==> flow/design.v <==
`timescale 1ns / 1ps
module BoothMultiplierM2(
    input reset,
    input clock,
    input start,
    input signed [3:0] A,  
    input signed [3:0] B,  
    output signed [7:0] P,
    output ready
    );
    reg signed [7:0] P = 8'd0;
    reg ready;
    reg[1:0] counter;
    always @(posedge clock)
    begin
    if(reset) begin
    P = 8'd0;
    ready = 1'b0;
    counter = 2'b00;
    end
    else
    if(start)
   	 if(counter == 2'b0)
   		 if({B[counter + 1], B[counter], 1'b0} == 3'b000)begin
   		 P = P << 1;
   		 counter = counter + 1;
   		 ready = 1'b0;
   		 end
   		 else if({B[counter + 1], B[counter], 1'b0} == 3'b001)begin
   		 P = P + A;
   		 P = P << 1;
   		 counter = counter + 1;
   		 ready = 1'b0;
   		 end
   		 else if({B[counter + 1], B[counter], 1'b0} == 3'b010)begin
   		 P = P + A;
   		 P = P << 1;
   		 counter = counter + 1;
   		 ready = 1'b0;
   		 end
   		 else if({B[counter + 1], B[counter], 1'b0} == 3'b011)begin
   		 P = P + A;
   		 P = P + A;
   		 P = P << 1;
   		 counter = counter + 1;
   		 ready = 1'b0;
   		 end
   		 else if({B[counter + 1], B[counter], 1'b0} == 3'b100)begin
   		 P = P - A;
   		 P = P - A;
   		 P = P << 1;
   		 counter = counter + 1;
   		 ready = 1'b0;
   		 end
   		 else if({B[counter + 1], B[counter], 1'b0} == 3'b101)begin
   		 P = P - A;
   		 P = P << 1;
   		 counter = counter + 1;
   		 ready = 1'b0;
   		 end
   		 else if({B[counter + 1], B[counter], 1'b0} == 3'b110)begin
   		 P = P - A;
   		 P = P << 1;
   		 counter = counter + 1;
   		 ready = 1'b0;
   		 end
   		 else if({B[counter + 1], B[counter], 1'b0} == 3'b111)begin
   		 P = P << 1;
   		 counter = counter + 1;
   		 ready = 1'b0;
   		 end
		 else if(counter > 1'b0)
    		 if({B[counter + 2], B[counter + 1], B[counter]} == 3'b000)begin
   		 P = P << 1;
   		 counter = counter + 1;
   		 ready = 1'b0;
   		 end
   		 else if({B[counter + 2], B[counter + 1], B[counter]} == 3'b001)begin
   		 P = P + A;
   		 P = P << 1;
   		 counter = counter + 1;
   		 ready = 1'b0;
   		 end
   		 else if({B[counter + 2], B[counter + 1], B[counter]} == 3'b010)begin
   		 P = P + A;
   		 P = P << 1;
   		 counter = counter + 1;
   		 ready = 1'b0;
   		 end
   		 else if({B[counter + 2], B[counter + 1], B[counter]} == 3'b011)begin
   		 P = P + A;
   		 P = P + A;
   		 P = P << 1;
   		 counter = counter + 1;
   		 ready = 1'b0;
   		 end
   		 else if({B[counter + 2], B[counter + 1], B[counter]} == 3'b100)begin
   		 P = P - A;
   		 P = P - A;
   		 P = P << 1;
   		 counter = counter + 1;
   		 ready = 1'b0;
   		 end
   		 else if({B[counter + 2], B[counter + 1], B[counter]} == 3'b101)begin
   		 P = P - A;
   		 P = P << 1;
   		 counter = counter + 1;
   		 ready = 1'b0;
   		 end
   		 else if({B[counter + 2], B[counter + 1], B[counter]} == 3'b110)begin
   		 P = P - A;
   		 P = P << 1;
   		 counter = counter + 1;
   		 ready = 1'b0;
   		 end
   		 else if({B[counter + 2], B[counter + 1], B[counter]} == 3'b111)begin
   		 P = P << 1;
   		 counter = counter + 1;
   		 ready = 1'b0;
   		 end
   		 else if(counter == 2'b11)
    		 if({B[counter + 2], B[counter + 1], B[counter]} == 3'b000)begin
   		 P = P << 1;
   		 counter = counter + 1;
   		 ready = 1'b1;
   		 end
   		 else if({B[counter + 2], B[counter + 1], B[counter]} == 3'b001)begin
   		 P = P + A;
   		 P = P << 1;
   		 counter = counter + 1;
   		 ready = 1'b1;
   		 end
   		 else if({B[counter + 2], B[counter + 1], B[counter]} == 3'b010)begin
   		 P = P + A;
   		 P = P << 1;
   		 counter = counter + 1;
   		 ready = 1'b1;
   		 end
   		 else if({B[counter + 2], B[counter + 1], B[counter]} == 3'b011)begin
   		 P = P + A;
   		 P = P + A;
   		 P = P << 1;
   		 counter = counter + 1;
   		 ready = 1'b1;
   		 end
   		 else if({B[counter + 2], B[counter + 1], B[counter]} == 3'b100)begin
   		 P = P - A;
   		 P = P - A;
   		 P = P << 1;
   		 counter = counter + 1;
   		 ready = 1'b1;
   		 end
   		 else if({B[counter + 2], B[counter + 1], B[counter]} == 3'b101)begin
   		 P = P - A;
   		 P = P << 1;
   		 counter = counter + 1;
   		 ready = 1'b1;
   		 end
   		 else if({B[counter + 2], B[counter + 1], B[counter]} == 3'b110)begin
   		 P = P - A;
   		 P = P << 1;
   		 counter = counter + 1;
   		 ready = 1'b1;
   		 end
   		 else if({B[counter + 2], B[counter + 1], B[counter]} == 3'b111)begin
   		 P = P << 1;
   		 counter = counter + 1;
   		 ready = 1'b1;
   		 end
   		 else;
    end
endmodule
Tool chain data of BoothMultiplierM2
What the tools print for BoothMultiplierM2, step after step.
Lines are those of the file above, counted from 1.
Library cell names are shortened.
{ "inputs": {"design": "BoothMultiplierM2", "clock_port": "clock", "cell_library": "sky130hd", "corner": "tt_025C_1v80"} }

After elaboration
Yosys after proc, flatten, opt, wreduce and memory -nomap, before mapping. Memory bits, and registers merged into a memory's read port (data or address), are not among the register bits. Print and check cells are not counted. Equal cells are merged and count once.
{ "classes": {"n_logic": 0, "equal": 10, "n_mux": 39, "reduce_and_logical": 6, "mul": 0, "shift": 3, "addsub": 6, "n_cmp": 1, "n_div": 0} }
{ "ops": {"columns": ["cell", "count"], "rows": [
  ["two-way mux 8 bit", 13],
  ["indexed select 4 x 32 -> 1 bit", 1],
  ["two-way mux 2 bit", 13],
  ["adder 7 x 4 -> 7 bit", 2],
  ["subtractor 7 x 4 -> 7 bit", 2],
  ["two-way mux 1 bit", 13],
  ["nonzero test 12 bit", 1],
  ["== test 3 bit (second input constant)", 4],
  ["== test 3 x 2 -> 1 bit (second input constant)", 2],
  ["nonzero test 5 bit", 1],
  ["== test 2 bit (second input constant)", 2],
  ["logical NOT 2 bit", 2],
  ["indexed select 4 x 2 -> 1 bit", 1],
  ["indexed select 4 x 4 -> 1 bit", 1],
  ["AND reduction 4 bit", 1],
  ["adder 2 x 1 -> 3 bit (second input constant)", 1],
  ["adder 2 x 2 -> 3 bit (second input constant)", 1],
  ["== test 3 x 1 -> 1 bit (second input constant)", 1],
  ["logical NOT 3 bit", 1],
  ["greater-than comparator 2 x 1 -> 1 bit (second input constant)", 1],
  ["== test 2 x 1 -> 1 bit (second input constant)", 1]
]} }
{ "bits": {"ff_bits": 11, "n_memories": 0, "output_inout_bits": 9, "latch_bits": 0, "inputBits": 11, "rom_bits": 0, "ram_bits": 0, "clocked_rd_ports_x_width": 0} }

Longest topological paths
Longest topological path by Yosys (ltp), each cell counted once; first at word level (registers and memories cut), then after technology mapping (sequential cells cut; the memories' decode and read muxes count).
{ "depth": {"ltp_word": 16, "ABC_AREA": 0, "depth_mapped": 13, "ltp_nobuf": 13} }

Netlist
Yosys stat after the flow's synthesis: flattened, memories mapped to cells. It holds for the ABC_AREA given above (unset counts as 0); a run with the other value may have another netlist.
{ "by_type": {"columns": ["cell", "count"], "rows": [
  ["ha_1", 17],
  ["dfxtp_1", 9],
  ["nor2_1", 19],
  ["xnor2_1", 7],
  ["a21oi_1", 9],
  ["o211ai_1", 6],
  ["xor2_1", 5],
  ["fa_1", 2],
  ["nand2_1", 10],
  ["inv_1", 9],
  ["buf_4", 4],
  ["nand3b_1", 4],
  ["o21a_1", 4],
  ["a211oi_1", 3],
  ["mux2i_4", 1],
  ["mux4_2", 1],
  ["mux2i_1", 2],
  ["nor2b_1", 3]
]} }
Not listed: further types 30, cells in them 41.
{ "mapped": {"area_mm2": 0.0012712, "mapped_cells": 156, "ff_cells": 9} }

Path before layout
Source: OpenSTA report_checks on the synthesized netlist (no wires, ideal clock, input and output delay 20% of the period each), path of least setup slack; recovery checks are left aside. Register names are those of the netlist, which keeps one name where synthesis merged equal registers.
{ "synth_timing": {"path_type": "input to register", "from": "input A[1]", "to": "register P[7]", "in_delay_ps": 1168, "path_delay_ps": 2028, "setup_time_ps": 129, "tclk_ps": 5840, "arrival_ps": 3067, "path_stages": 13, "setup_slack_ps": 2644, "period_less_setup_slack_ps": 3196} }
"path_delay_ps" is the arrival time less input delay plus setup time.
"path_stages": output pins that drive a net of the path, with the launching flip-flop's if there is one; two outputs of one cell count as two.
"period_less_setup_slack_ps" is the clock period less the worst setup slack; recovery checks do not enter. This is arithmetic on one report: input and output delays are still those of the set period (20% each).
Between the ends stands the longest chain of elaborated cells between them, by number of cells; it is not shown to be the way that was timed. Of several equally long chains one is given.
A line is the first line of the expression or statement that the cell stems from. Yosys adds cells for indexed reads and writes and turns some case tables into memories.
A register here has more assigning lines than the two given.
{ "synth_between": {"cell_sequence": "inv_1 > ha_1 > nor2b_1 > o21a_1 > o21a_1 > nor2_1 > ha_1 > o21ai_0 > a21oi_1 > o21a_1 > a211oi_1 > nand3b_1 > a31oi_1", "elab_chain_len": 13} }
{ "synth_rtl": {"columns": ["element", "line", "source"], "rows": [
  ["from (decl)", 6, "input signed [3:0] A,"],
  ["subtractor 7 x 4 -> 7 bit", 111, "P = P - A;"],
  ["two-way mux 8 bit", 110, "else if({B[counter + 2], B[counter + 1], B[counter]} == 3'b110)begin"],
  ["two-way mux 8 bit", 104, "else if({B[counter + 2], B[counter + 1], B[counter]} == 3'b101)begin"],
  ["two-way mux 8 bit", 97, "else if({B[counter + 2], B[counter + 1], B[counter]} == 3'b100)begin"],
  ["two-way mux 8 bit", 90, "else if({B[counter + 2], B[counter + 1], B[counter]} == 3'b011)begin"],
  ["two-way mux 8 bit", 84, "else if({B[counter + 2], B[counter + 1], B[counter]} == 3'b010)begin"],
  ["two-way mux 8 bit", 78, "else if({B[counter + 2], B[counter + 1], B[counter]} == 3'b001)begin"],
  ["two-way mux 8 bit", 73, "if({B[counter + 2], B[counter + 1], B[counter]} == 3'b000)begin"],
  ["two-way mux 8 bit", 72, "else if(counter > 1'b0)"],
  ["two-way mux 8 bit", 61, "else if({B[counter + 1], B[counter], 1'b0} == 3'b110)begin"],
  ["two-way mux 8 bit", 48, "else if({B[counter + 1], B[counter], 1'b0} == 3'b100)begin"],
  ["two-way mux 8 bit", 35, "else if({B[counter + 1], B[counter], 1'b0} == 3'b010)begin"],
  ["two-way mux 8 bit", 24, "if({B[counter + 1], B[counter], 1'b0} == 3'b000)begin"],
  ["to (assign)", 25, "P = P << 1;"],
  ["to (assign)", 30, "P = P + A;"],
  ["to (decl)", 8, "output signed [7:0] P,"]
]} }

Timing after layout
Path of least setup slack in the final report of run 1 (OpenROAD, finished layout, wires in). Where an end is a register, its clock arrival counts in the times.
The report prints the path's times to 10 ps; the period is as set.
{ "layout_timing": {"path_type": "input to register", "from": "input A[1]", "to": "register P[7]", "path_stages": 14, "tclk_ps": 2190, "setup_time_ps": 70, "arrival_ps": 2670, "setup_slack_ps": -300, "in_delay_ps": 440} }
Between the ends stands the longest chain of elaborated cells between them, by number of cells; it is not shown to be the way that was timed. Of several equally long chains one is given.
A register here has more assigning lines than the two given.
{ "layout_between": {"cell_sequence": "buf_6 > buf_8 > inv_12 > ha_4 > nor2b_4 > o21a_4 > o21a_4 > buf_6 > o211ai_1 > ha_1 > o21a_1 > o211ai_1 > nand3b_1 > a31oi_1", "elab_chain_len": 13} }
{ "layout_rtl": {"columns": ["element", "line", "source"], "rows": [
  ["from (decl)", 6, "input signed [3:0] A,"],
  ["subtractor 7 x 4 -> 7 bit", 111, "P = P - A;"],
  ["two-way mux 8 bit", 110, "else if({B[counter + 2], B[counter + 1], B[counter]} == 3'b110)begin"],
  ["two-way mux 8 bit", 104, "else if({B[counter + 2], B[counter + 1], B[counter]} == 3'b101)begin"],
  ["two-way mux 8 bit", 97, "else if({B[counter + 2], B[counter + 1], B[counter]} == 3'b100)begin"],
  ["two-way mux 8 bit", 90, "else if({B[counter + 2], B[counter + 1], B[counter]} == 3'b011)begin"],
  ["two-way mux 8 bit", 84, "else if({B[counter + 2], B[counter + 1], B[counter]} == 3'b010)begin"],
  ["two-way mux 8 bit", 78, "else if({B[counter + 2], B[counter + 1], B[counter]} == 3'b001)begin"],
  ["two-way mux 8 bit", 73, "if({B[counter + 2], B[counter + 1], B[counter]} == 3'b000)begin"],
  ["two-way mux 8 bit", 72, "else if(counter > 1'b0)"],
  ["two-way mux 8 bit", 61, "else if({B[counter + 1], B[counter], 1'b0} == 3'b110)begin"],
  ["two-way mux 8 bit", 48, "else if({B[counter + 1], B[counter], 1'b0} == 3'b100)begin"],
  ["two-way mux 8 bit", 35, "else if({B[counter + 1], B[counter], 1'b0} == 3'b010)begin"],
  ["two-way mux 8 bit", 24, "if({B[counter + 1], B[counter], 1'b0} == 3'b000)begin"],
  ["to (assign)", 25, "P = P << 1;"],
  ["to (assign)", 30, "P = P + A;"],
  ["to (decl)", 8, "output signed [7:0] P,"]
]} }

==> runs of BoothMultiplierM2 <==
Record of 2 stored runs of the RTL-to-layout flow on BoothMultiplierM2, platform sky130hd. The runs are unordered. Constraints: input delay and output delay 20% of the set period each, output load 0.01 pF.
"achieved clock period": clock period set for the run, less the worst setup slack. It is reckoned from that one timing run; input and output delays stay at 20% of the period that was set.
By "time of the worst setup path" is meant the share of the clock period that the worst setup path is allowed (20% is reserved at inputs, 20% at outputs), minus its slack. Clock arrival times at its registers enter into it.
"total power of the final layout" is the tool's figure for a default switching activity; nothing was simulated.
"time of the worst setup path" is known to 10 ps.

==> run 1: settings <==
{ "period_ns": 2.19, "CAP_MARGIN": 20, "CORE_MARGIN": 2, "CORE_UTILIZATION": 40, "SLEW_MARGIN": 20 }
==> run 1: results <==
area of the synthesized netlist: 0.0012712 mm²
die size: 0.0036451 mm²
standard-cell area after layout: 0.0020194 mm²
final design utilization: 0.667
worst setup slack after layout: -296 ps
total negative slack: -890 ps
worst hold slack after layout: 579 ps
total power of the final layout: 1.784 mW
achieved clock period: 2486 ps
time of the worst setup path: 2050 ps
class of the worst setup path: input to register

==> run 2: settings <==
{ "period_ns": 4.81, "CORE_UTILIZATION": 45, "SETUP_SLACK_MARGIN": -0.37, "HOLD_SLACK_MARGIN": 0.25, "CELL_PAD_IN_SITES_DETAIL_PLACEMENT": 1, "TNS_END_PERCENT": 45, "GPL_TIMING_DRIVEN": 1, "SLEW_MARGIN": 20, "CAP_MARGIN": 20, "CORE_MARGIN": 2 }
==> run 2: results <==
area of the synthesized netlist: 0.0012712 mm²
die size: 0.0032661 mm²
standard-cell area after layout: 0.0014602 mm²
final design utilization: 0.539
worst setup slack after layout: 1152 ps
total negative slack: 0 ps
worst hold slack after layout: 519 ps
total power of the final layout: 0.6161 mW
achieved clock period: 3658 ps
time of the worst setup path: 2700 ps
class of the worst setup path: input to register
